==> flow/design.v <==
`timescale 1ns / 1ps
module DigitalClock(
    input M_CLOCK,
    input [3:0] IO_PB,
    input [7:0] IO_DSW,
	 output reg [3:0] IO_SSEGD,  
	 output reg [7:0] IO_SSEG,   
	 output IO_SSEG_COL,     
    output [3:0] F_LED, 
    output [7:0] IO_LED,
	 output reg TX
    );
	assign IO_SSEG_COL = 1;		 
	assign F_LED = 4'b0000;
	reg [25:0] SecondsCounter = 0;  
	reg [19:0] MultiPlexerCounter = 0;  
	reg [5:0] HowManySeconds = 1;  
	reg HALFSECONDFLAG = 0;
	reg [2:0] DigitONE = 1;
	reg [3:0] DigitTWO = 2;
	reg [2:0] DigitTHREE = 0;
	reg [3:0] DigitFOUR = 0;
	initial begin
		IO_SSEGD = 4'b1111;	 
		IO_SSEG = 8'b11111111;	 
	end
	always @(posedge M_CLOCK) begin 
		TX <= HALFSECONDFLAG;
		SecondsCounter <= SecondsCounter + 1'b1;
		if(SecondsCounter == 50000000) begin
			SecondsCounter <= 0;		
				case(IO_DSW)
				8'b00111111:  begin  
				if(HowManySeconds == 60) begin  
				HowManySeconds <= 1;
						if(DigitFOUR == 9) begin  
							DigitFOUR <= 0;
							if(DigitTHREE == 5) begin  
							DigitTHREE <= 0;
								if(DigitONE >= 1) begin
									if(DigitTWO >= 2) begin
										DigitTWO <= 1;  
										DigitONE <= 0;
									end
									else begin
										DigitTWO <= DigitTWO + 1'b1;  
									end
								end
								else begin  
									if(DigitTWO == 9) begin
										DigitTWO <= 0; 
										DigitONE <= 1;
									end
									else begin 
										DigitTWO <= DigitTWO + 1'b1;
									end
								end						
							end
							else begin  
								DigitTHREE <= DigitTHREE + 1'b1;
							end
						end
						else begin  
							DigitFOUR <= DigitFOUR + 1'b1;	
						end
				end 
			else begin
				HowManySeconds <= HowManySeconds + 1'b1;
			end
				end
			8'b11001110:  begin  
							if(DigitFOUR == 0) begin  
								DigitFOUR <= 9;
								if(DigitTHREE == 0) begin  
										DigitTHREE <= 5;
										if(DigitTWO == 0 && DigitONE > 0) begin  
											DigitTWO <= 9;
											DigitONE <= DigitONE - 1'b1;
										end
										else if(DigitTWO == 0 && DigitONE == 0) begin  
											DigitTWO <= 0; 
											DigitONE <= 0;
											DigitTHREE <= 0;
											DigitFOUR <= 0;
										end
										else DigitTWO <= DigitTWO - 1'b1;
								end
								else DigitTHREE <= DigitTHREE - 1'b1;		
							end
							else DigitFOUR <= DigitFOUR - 1'b1;  
				end
			8'b11110010: begin  
					if(DigitFOUR == 9) begin  
							DigitFOUR <= 0;
							if(DigitTHREE == 5) begin  
								DigitTHREE <= 0;
								if(DigitTWO == 9) begin
									DigitTWO <= 0;
									if(DigitONE == 5) begin
										DigitONE <= 6; DigitTWO <= 0; DigitTHREE <= 0; DigitFOUR <= 0;  
									end
									else DigitONE <= DigitONE + 1'b1;
								end
								else DigitTWO <= DigitTWO + 1'b1;
							end
							else DigitTHREE <= DigitTHREE + 1'b1;
						end
						else DigitFOUR <= DigitFOUR + 1'b1;	
				end 	 
				endcase
		end
		if(SecondsCounter < 25000000) begin
			HALFSECONDFLAG <= 0;  
		end
		else begin
			HALFSECONDFLAG <= 1;	
		end
		if(SecondsCounter == 100000) begin 
		case(IO_DSW)
			8'b00111111:begin  
						if(!IO_PB[3]) DigitFOUR <= DigitFOUR + 1'b1;
						if(!IO_PB[2]) DigitTHREE <= DigitTHREE + 1'b1;
						if(!IO_PB[1]) begin
							if(DigitONE == 1 && DigitTWO >= 2) DigitTWO <= 0;
							else DigitTWO <= DigitTWO + 1'b1;
						end
						if(!IO_PB[0]) 
							if(DigitONE == 1) DigitONE <= 0;
							else DigitONE <= DigitONE + 1'b1;
					end
			8'b11001111: begin  
						if(!IO_PB[3]) begin
							if(DigitFOUR == 9) DigitFOUR <= 0;
							else DigitFOUR <= DigitFOUR + 1'b1;
						end
						if(!IO_PB[2]) begin
							if(DigitTHREE == 5) DigitTHREE <= 0;
							else DigitTHREE <= DigitTHREE + 1'b1;
						end
						if(!IO_PB[1]) begin
							if(DigitTWO == 9) DigitTWO <= 0;
							else DigitTWO <= DigitTWO + 1'b1;
						end
						if(!IO_PB[0]) begin
							if(DigitONE == 6) DigitONE <= 0;
							else DigitONE <= DigitONE + 1'b1;
						end
					end
			8'b11110011: begin  
					if(!IO_PB[3] || !IO_PB[2] || !IO_PB[1] || !IO_PB[0]) begin
						DigitONE <= 0; DigitTWO <= 0; DigitTHREE <= 0; DigitFOUR <= 0;
					end
				end
		endcase
		end
	end 
	always @(posedge M_CLOCK) begin
		MultiPlexerCounter <= MultiPlexerCounter + 1'b1;
		if(MultiPlexerCounter == 1000000) begin
			MultiPlexerCounter <= 0;
		end
		if(MultiPlexerCounter < 250000) begin
			IO_SSEGD <= 4'b1110;
			case (DigitONE)
				0: begin
						IO_SSEG[7:0] <= 8'b11000000;
					end
				1: begin
						IO_SSEG[7:0] <= 8'b11111001;
					end
				2: begin
						IO_SSEG[7:0] <= 8'b10100100;
					end
				3: begin
						IO_SSEG[7:0] <= 8'b10110000;
					end
				4: begin
						IO_SSEG[7:0] <= 8'b10011001;
					end
				5: begin
						IO_SSEG[7:0] <= 8'b10010010;
					end
				6: begin
						IO_SSEG[7:0] <= 8'b10000010;
					end
				default: begin
						IO_SSEG[7:0] <= 8'b11111001;
					end			
			endcase
		end
		else if(MultiPlexerCounter >= 250000 && MultiPlexerCounter < 500000) begin
			IO_SSEGD <= 4'b1101;
			case (DigitTWO)
				0: begin
						IO_SSEG[7:0] <= 8'b11000000;
					end
				1: begin
						IO_SSEG[7:0] <= 8'b11111001;
					end
				2: begin
						IO_SSEG[7:0] <= 8'b10100100;
					end
				3: begin
						IO_SSEG[7:0] <= 8'b10110000;
					end
				4: begin
						IO_SSEG[7:0] <= 8'b10011001;
					end
				5: begin
						IO_SSEG[7:0] <= 8'b10010010;
					end
				6: begin
						IO_SSEG[7:0] <= 8'b10000010;
					end
				7: begin
						IO_SSEG[7:0] <= 8'b11011000;
					end
				8: begin
						IO_SSEG[7:0] <= 8'b10000000;
					end
				9: begin
						IO_SSEG[7:0] <= 8'b10010000;
					end
				default: begin
						IO_SSEG[7:0] <= 8'b10100100;
					end			
			endcase
		end
		else if(MultiPlexerCounter >= 500000 && MultiPlexerCounter < 750000) begin
			IO_SSEGD <= 4'b1011;
			case (DigitTHREE)
				0: begin
						IO_SSEG[7:0] <= 8'b11000000;
					end
				1: begin
						IO_SSEG[7:0] <= 8'b11111001;
					end
				2: begin
						IO_SSEG[7:0] <= 8'b10100100;
					end
				3: begin
						IO_SSEG[7:0] <= 8'b10110000;
					end
				4: begin
						IO_SSEG[7:0] <= 8'b10011001;
					end
				5: begin
						IO_SSEG[7:0] <= 8'b10010010;
					end
				default: begin
						IO_SSEG[7:0] <= 8'b11000000;
					end			
			endcase
		end
		else begin  
			IO_SSEGD <= 4'b0111;
			if(HALFSECONDFLAG) begin
				case (DigitFOUR)
				0: begin
						IO_SSEG[7:0] <= 8'b01000000;
					end
				1: begin
						IO_SSEG[7:0] <= 8'b01111001;
					end
				2: begin
						IO_SSEG[7:0] <= 8'b00100100;
					end
				3: begin
						IO_SSEG[7:0] <= 8'b00110000;
					end
				4: begin
						IO_SSEG[7:0] <= 8'b00011001;
					end
				5: begin
						IO_SSEG[7:0] <= 8'b00010010;
					end
				6: begin
						IO_SSEG[7:0] <= 8'b00000010;
					end
				7: begin
						IO_SSEG[7:0] <= 8'b01011000;
					end
				8: begin
						IO_SSEG[7:0] <= 8'b00000000;
					end
				9: begin
						IO_SSEG[7:0] <= 8'b00010000;
					end
				default: begin
						IO_SSEG[7:0] <= 8'b01000000;
					end			
				endcase
			end
			else begin
				case (DigitFOUR)
				0: begin
						IO_SSEG[7:0] <= 8'b11000000;
					end
				1: begin
						IO_SSEG[7:0] <= 8'b11111001;
					end
				2: begin
						IO_SSEG[7:0] <= 8'b10100100;
					end
				3: begin
						IO_SSEG[7:0] <= 8'b10110000;
					end
				4: begin
						IO_SSEG[7:0] <= 8'b10011001;
					end
				5: begin
						IO_SSEG[7:0] <= 8'b10010010;
					end
				6: begin
						IO_SSEG[7:0] <= 8'b10000010;
					end
				7: begin
						IO_SSEG[7:0] <= 8'b11011000;
					end
				8: begin
						IO_SSEG[7:0] <= 8'b10000000;
					end
				9: begin
						IO_SSEG[7:0] <= 8'b10010000;
					end
				default: begin
						IO_SSEG[7:0] <= 8'b11000000;
					end			
				endcase
			end
		end
	end
	assign IO_LED = {!IO_DSW[7], !IO_DSW[6], !IO_DSW[5], !IO_DSW[4], !IO_DSW[3], !IO_DSW[2], !IO_DSW[1], !IO_DSW[0]};
endmodule
# Tool chain data of DigitalClock
# What the tools print for DigitalClock, step after step.
# Line numbers count from 1 in the design file above.
# Library cell names are shortened.
inputs:
  top_module: "DigitalClock"
  clock_port: "M_CLOCK"
  library: "sky130hd"
  lib_corner: "tt_025C_1v80"

# Word level
# Source: Yosys, flattened and elaborated, memories not mapped. Widths are those after wreduce. Registers that Yosys merges into a memory's read port (data or address) are not register bits. Print and check cells do not count.
# Memory sizes are those after Yosys's memory passes, which may raise the word count (mostly to a power of two), join words into wider ones and drop unused or constant bits.
word_totals:
  regBits: 80
  rom_bits: 336
  memories: 3
  input_bits: 13
  output_inout_bits: 26
mem_list:
  columns: ["name", "words", "width", "read_ports", "wr", "line_no", "text"]
  rows:
  - ["(name not given)", 16, 7, 1, 0, 193, "case (DigitTWO)"]
  - ["(name not given)", 16, 7, 1, 0, 258, "case (DigitFOUR)"]
  - ["(name not given)", 16, 7, 1, 0, 295, "case (DigitFOUR)"]
op_classes:
  n_addsub: 11
  compare: 9
  n_eq: 22
  n_mux: 79
  reduce_logical: 26
op_table:
  columns: ["cell", "n"]
  rows:
  - ["2-to-1 mux 4 bit", 30]
  - ["2-to-1 mux 3 bit", 33]
  - ["parallel mux 4 bit (select 3 bit)", 4]
  - ["parallel mux 7 bit (select 6 bit)", 1]
  - ["parallel mux 3 bit (select 3 bit)", 4]
  - ["parallel mux 7 bit (select 5 bit)", 1]
  - ["== test 8 bit with constant B", 4]
  - ["2-to-1 mux 8 bit", 4]
  - ["adder 26 x 1 -> 26 bit with constant B", 1]
  - ["== test 26 x 17 -> 1 bit with constant B", 1]
  - ["less-than comparator 26 x 25 -> 1 bit with constant B", 1]
  - ["== test 26 bit with constant B", 1]
  - ["adder 20 x 1 -> 20 bit with constant B", 1]
  - ["greater-or-equal comparator 20 x 18 -> 1 bit with constant B", 1]
  - ["less-than comparator 20 x 18 -> 1 bit with constant B", 1]
  - ["greater-or-equal comparator 20 x 19 -> 1 bit with constant B", 1]
  - ["less-than comparator 20 x 19 -> 1 bit with constant B", 1]
  - ["less-than comparator 20 bit with constant B", 1]
  - ["== test 20 bit with constant B", 1]
  - ["== test 3 bit with constant B", 5]
  - ["logical NOT 1 bit", 12]
  - ["== test 3 x 2 -> 1 bit with constant B", 4]
  - ["adder 4 x 1 -> 4 bit with constant B", 2]
  - ["subtractor 4 x 1 -> 4 bit with constant B", 2]
  - ["== test 4 bit with constant B", 2]
  - ["logical NOT 4 bit", 2]
  - ["== test 8 x 6 -> 1 bit with constant B", 1]
  - ["adder 3 x 1 -> 3 bit with constant B", 2]
# Other operator kinds: 14; their cells: 23.

# Depth
# Depth = most cells in a row (Yosys ltp): at word level without a register or memory, in the mapped netlist without a sequential cell, where the memories' decode and read muxes count.
logic_depth:
  ltp_word: 11
  abc_area: 0
  depth_mapped: 10

# Synthesis result
# Source: synth_stat.txt of the flow (Yosys; design flattened, memories mapped). It holds for the ABC_AREA given above (unset counts as 0); a run with the other value may have another netlist.
# Totals and module areas in this step are rounded.
synth_totals:
  mapped_cells: 680
  synth_area_um2: 5540
  sequential_area_um2: 1660
  ffs: 80
types:
  columns: ["cell_type", "n", "type_area_um2"]
  rows:
  - ["dfxtp_1", 74, 1.48E+03]
  - ["ha_1", 28, 350.336]
  - ["nor2_1", 72, 270.259]
  - ["xnor2_1", 25, 218.96]
  - ["xor2_1", 25, 218.96]
  - ["nand2_1", 51, 191.434]
  - ["edfxtp_1", 6, 180.173]
  - ["a21oi_1", 32, 160.154]
  - ["o21ai_0", 32, 160.154]
  - ["nand3_1", 30, 150.144]
  - ["mux2i_1", 13, 130.125]
  - ["nand4_1", 20, 125.12]
  - ["inv_1", 31, 116.362]
  - ["clkbuf_1", 21, 78.826]
  - ["nor3_1", 15, 75.072]
  - ["o22ai_1", 12, 75.072]
  - ["nor3b_1", 8, 60.058]
  - ["a31oi_1", 9, 56.304]
# Other cell types: 65; their cells: 176.

# Timing after synthesis
# OpenSTA on the mapped netlist: ideal clock, no wires. The path of least setup slack (recovery checks aside). Input and output delay are each 20% of the period. Register names are those of the netlist, which keeps one name where synthesis merged equal registers.
synth_path:
  kind: "input to register"
  startpoint: "in IO_DSW[6]"
  endpoint: "reg DigitTHREE[2]"
  clock_period_ns: 5.45
  in_delay_ns: 1.090
  setup_ns: 0.115
  launch_ns: 1.090
  t_arrival_ns: 2.924
  t_required_ns: 5.335
  path_slack_ns: 2.411
  delay_ns: 1.949
  path_stages: 6
  path_buffers: 0
  synth_period_reached_ns: 3.039
# "delay_ns" = arrival - input delay + setup time.
# "path_stages": output pins that drive a net of the path, with the launching flip-flop's if there is one; two outputs of one cell count as two.
# "synth_period_reached_ns" = period - worst setup slack (recovery checks aside). The figure is calculated, with input and output delays left at 20% of the set period.
# The rows between start and end are the longest chain of elaborated cells between them; the timing report does not say that the signal goes this way. Where chains are equally long, one stands for them.
# Each line given opens the expression or statement behind the cell; cells for indexed reads and writes are added by Yosys, which also makes memories of some case tables.
# At most two assigning lines are given for a register; there are more.
synth_via:
  cell_sequence: "nand4bb_1 or4_4 a2111oi_4 nor2_2 or3_1 o21a_1"
  elab_chain_len: 6
  cone_cells: 12
  cone_classes: "eq/ne: 5; mux: 7"
synth_lines:
  columns: ["item", "line_no", "text"]
  rows:
  - ["start, declared", 5, "input [7:0] IO_DSW,"]
  - ["== test 8 bit", 32, "case(IO_DSW)"]
  - ["parallel mux 3 bit (select 3 bit)", 32, null]
  - ["2-to-1 mux 3 bit", 30, "if(SecondsCounter == 50000000) begin"]
  - ["2-to-1 mux 3 bit", 150, "if(!IO_PB[3] || !IO_PB[2] || !IO_PB[1] || !IO_PB[0]) begin"]
  - ["parallel mux 3 bit (select 3 bit)", 119, "case(IO_DSW)"]
  - ["2-to-1 mux 3 bit", 118, "if(SecondsCounter == 100000) begin"]
  - ["end, assigned", 106, "else DigitTHREE <= DigitTHREE + 1'b1;"]
  - ["end, assigned", 122, "if(!IO_PB[2]) DigitTHREE <= DigitTHREE + 1'b1;"]
  - ["end, declared", 21, "reg [2:0] DigitTHREE = 0;"]

# Path in the finished layout
# Path of least setup slack in the final report of stored run 1 (OpenROAD, finished layout, wires in). Where an end is a register, its clock arrival counts in the times.
layout_path:
  kind: "register to register"
  startpoint: "reg SecondsCounter[0]"
  endpoint: "reg DigitTWO[3]"
  clock_period_ns: 2.57
  setup_ns: 0.12
  launch_ns: 0.34
  t_arrival_ns: 2.57
  t_required_ns: 2.80
  path_slack_ns: 0.23
  path_stages: 8
  path_buffers: 0
# The rows between start and end are the longest chain of elaborated cells between them; the timing report does not say that the signal goes this way. Where chains are equally long, one stands for them.
# At most two assigning lines are given for a register; there are more.
layout_via:
  cell_sequence: "dfxtp_1 inv_1 ha_1 nor4bb_4 nand4_1 a2111o_1 a2111oi_1 o21ai_1"
  elab_chain_len: 5
  cone_cells: 8
  cone_lines: 6
  cone_classes: "eq/ne: 2; mux: 6"
layout_lines:
  columns: ["item", "line_no", "text"]
  rows:
  - ["start, declared", 15, "reg [25:0] SecondsCounter = 0;"]
  - ["start, assigned", 29, "SecondsCounter <= SecondsCounter + 1'b1;"]
  - ["start, assigned", 31, "SecondsCounter <= 0;"]
  - ["== test 26 bit", 30, "if(SecondsCounter == 50000000) begin"]
  - ["2-to-1 mux 4 bit", 30, null]
  - ["2-to-1 mux 4 bit", 150, "if(!IO_PB[3] || !IO_PB[2] || !IO_PB[1] || !IO_PB[0]) begin"]
  - ["parallel mux 4 bit (select 3 bit)", 119, "case(IO_DSW)"]
  - ["2-to-1 mux 4 bit", 118, "if(SecondsCounter == 100000) begin"]
  - ["end, assigned", 104, "else DigitTWO <= DigitTWO + 1'b1;"]
  - ["end, assigned", 125, "else DigitTWO <= DigitTWO + 1'b1;"]
  - ["end, declared", 20, "reg [3:0] DigitTWO = 2;"]

# DigitalClock through Yosys and OpenROAD on sky130hd: 2 stored runs, unordered, with their settings and measured results. The constraints put input and output delay at 20% of the set period each and load the outputs with 0.01 pF.
# "timing.achieved_period_ns" = clock period - worst setup slack. The figure is calculated, with input and output delays left at 20% of the set period.
# "worst_path_allowed_less_slack_ns" is the time allowed to the run's worst setup path (the clock period less input and output delay, where it has them) less its slack. Clock arrival times count: a late capture clock shortens it, a late launch clock lengthens it.
# "design_power_mw": no workload was simulated; the value follows from the tool's default switching activity.
# Measured values are rounded.
runs:
  - name: "stored run 1"
    settings:
      period_ns: 2.57
      SETUP_SLACK_MARGIN: 0.19
      CAP_MARGIN: 20
      CORE_MARGIN: 2
      CORE_UTILIZATION: 40
      SLEW_MARGIN: 20
    results:
      synthesis_area_um2: 5540
      total_die_area_um2: 14800
      finalCellArea_um2: 6980
      layout_utilization_frac: 0.521
      setup_ws_ns: 0.234
      setupTns_ns: 0.000
      hold_ws_ns: 0.376
      design_power_mw: 3.20
      timing.achieved_period_ns: 2.336
      worst_path_allowed_less_slack_ns: 2.34
      timing.worst_path_kind: "register to register"
  - name: "stored run 2"
    settings:
      period_ns: 3.0
      CORE_UTILIZATION: 24
      SETUP_SLACK_MARGIN: 0.34
      PLACE_DENSITY: 0.66
      CELL_PAD_IN_SITES_GLOBAL_PLACEMENT: 0
      TNS_END_PERCENT: 70
      GPL_TIMING_DRIVEN: 0
      GPL_ROUTABILITY_DRIVEN: 1
      CTS_CLUSTER_DIAMETER: 59
      CAP_MARGIN: 30
      MIN_ROUTING_LAYER: "met2"
      CORE_MARGIN: 2
      SLEW_MARGIN: 20
    results:
      synthesis_area_um2: 5540
      total_die_area_um2: 24300
      finalCellArea_um2: 6790
      layout_utilization_frac: 0.3
      setup_ws_ns: 0.339
      setupTns_ns: 0.000
      hold_ws_ns: 0.369
      design_power_mw: 2.88
      timing.achieved_period_ns: 2.661
      worst_path_allowed_less_slack_ns: 2.06
      timing.worst_path_kind: "input to register"
